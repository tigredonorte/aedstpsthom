==> flow/design.v <==
module Fetch (
	input             clock ,
	input             reset ,
	input             ex_if_stall ,
	input             fw_if_id_stall ,
	output reg [31:0] if_id_proximopc ,
	output reg [31:0] if_id_instrucao ,
	input             id_if_selfontepc ,
	input      [31:0] id_if_rega ,
	input      [31:0] id_if_pcimd2ext ,
	input      [31:0] id_if_pcindex ,
	input       [1:0] id_if_seltipopc ,
	output            if_gdm_en ,
	output     [31:0] if_gdm_addr ,
	input      [31:0] gdm_if_data
	);
	reg        [31:0] pc ;
	reg				  if_gdm_en_reg;
	assign if_gdm_en = if_gdm_en_reg;
	assign if_gdm_addr = pc;	 
	always@(negedge clock or posedge reset)
	begin
        if (reset)
        begin
            if_gdm_en_reg = 1'b0;
       		pc[31:0] =  32'b0;
    		if_id_proximopc[31:0]  = 32'b0;
    		if_id_instrucao[31:0]  = 32'b0;
    	end
        else
        begin
			if_gdm_en_reg=1'b1;
			if( ex_if_stall == 1'b1)
			begin
				if_id_proximopc = pc;
				if_id_instrucao = 32'b0;
			end	
			else if(fw_if_id_stall == 1'b0)
			begin
				if_id_instrucao = gdm_if_data;  
				if( id_if_selfontepc == 1'b0 )
					pc = pc + 4;
				else
				begin
					 case(id_if_seltipopc)
							2'b00: pc = id_if_pcimd2ext;
							2'b01: pc = id_if_rega;
							2'b10: pc = id_if_pcindex;
							2'b11: pc = 32'd64;
					 endcase
				end
				if_id_proximopc = pc;
			end	
		end	
	end 
endmodule
Step by step through the tools: Fetch
Tool output for the design above, in the order of the flow.
Line numbers count from 1 in the design file above.
Library cell names are shortened.
A cell with - has no value.

set-up
  design top = Fetch
  clock = clock
  standard-cell library = sky130hd
  library corner = tt_025C_1v80

Word-level counts
Counts by Yosys on the flattened word-level netlist (proc, flatten, opt, wreduce; memories kept). Register bits leave out memories and registers merged into their read ports (data or address). Print and check cells are left out. Cells with the same type and inputs are merged into one.

storage and ports
  memories = 0
  input bits = 135
  latch bits = 0
  flip-flop bits (word level) = 97
  RAM bits = 0
  memory bits (read-only) = 0
  clocked read ports x word width = 0
  word-level cells = 19
  output and inout port bits = 97

cells by class
  reductions and logical operators = 2
  multipliers = 0
  add/sub/neg operators = 1
  multiplexer cells = 6
  shift operators = 0
  eq/ne operators = 4
  magnitude comparators = 0
  divide/modulo/power cells = 0
  bitwise gates (word level) = 2

operator list
  kind                                                              count
  32-bit two-way mux                                                5
  32-bit case mux with 4-bit select                                 1
  32-bit by 3-bit adder with 32-bit output (second input constant)  1
  2-bit == test (second input constant)                             2
  1-bit NOT                                                         2
  2-bit by 1-bit == test with 1-bit output (second input constant)  1
  2-bit != test (second input constant)                             1
  2-bit logical NOT                                                 1
  2-bit AND reduction                                               1

Depth
Yosys ltp: most cells in a row. Word level: on the elaborated netlist, between registers, memories and ports. Mapped: between sequential cells and ports; inverters and the memories' decode and read muxes count.

depth
  depth in word-level cells = 5
  ABC_AREA = 0
  gate-level depth with buffers = 8
  mapped depth without buffers = 6

Netlist
Source: synth_stat.txt of the flow (Yosys; design flattened, memories mapped). It holds for the ABC_AREA given above (unset counts as 0); a run with the other value may have another netlist.

mapped netlist
  buffers = 46
  flip-flop cells = 97
  sequential part of the area = 0.0024273 mm^2
  chip area (Yosys) = 0.0053927 mm^2
  cells in the netlist = 568

cell types
  cell type  count  area in all (um^2)
  dfrtn_1    97     2.43E+03
  mux2i_1    66     660.634
  o21ai_0    45     225.216
  nand2_1    56     210.202
  nor2_1     47     176.419
  clkbuf_1   37     138.883
  o211ai_1   17     127.622
  a21oi_1    21     105.101
  a221o_1    10     100.096
  xnor2_1    10     87.584
  a22oi_1    11     82.579
  a21o_1     10     75.072
  inv_1      18     67.565
  mux2_2     6      67.565
  nor4_1     10     62.56
  xor2_1     7      61.309
  a211oi_1   8      60.058
  nand3_1    12     60.058

Not listed: further types 31, cells in them 80.

## Implementation results

Module Fetch, platform sky130hd: 2 stored runs of the flow (Yosys, OpenROAD) with differing settings, in no particular order. Input and output delays are each 20% of the period that was set; the output load is 0.01 pF.
"total design power" is the tool's figure for a default switching activity; nothing was simulated.
Among the settings, . means not set for that run.

name                                 run A      run B
period_ns                            7.82       8.11
CORE_UTILIZATION                     17         47
PLACE_DENSITY_LB_ADDON               0.23       0.01
CORE_MARGIN                          4          2
CELL_PAD_IN_SITES_GLOBAL_PLACEMENT   3          .
CELL_PAD_IN_SITES_DETAIL_PLACEMENT   2          0
CTS_CLUSTER_SIZE                     44         83
CTS_CLUSTER_DIAMETER                 198        .
SLEW_MARGIN                          5          20
CAP_MARGIN                           20         20
TNS_END_PERCENT                      .          50
ABC_AREA                             .          0
MAX_ROUTING_LAYER                    .          met5
total design power (W)               0.001568   0.001471
die footprint (mm^2)                 0.0346351  0.0123465
worst hold slack (ns)                0.448      0.447
post-route utilization (%)           27.3       71.4
synthesized cell area (mm^2)         0.0053927  0.0053927
setup slack of the worst path (ns)   0.750      0.883
std-cell area (final layout) (mm^2)  0.0084368  0.008084
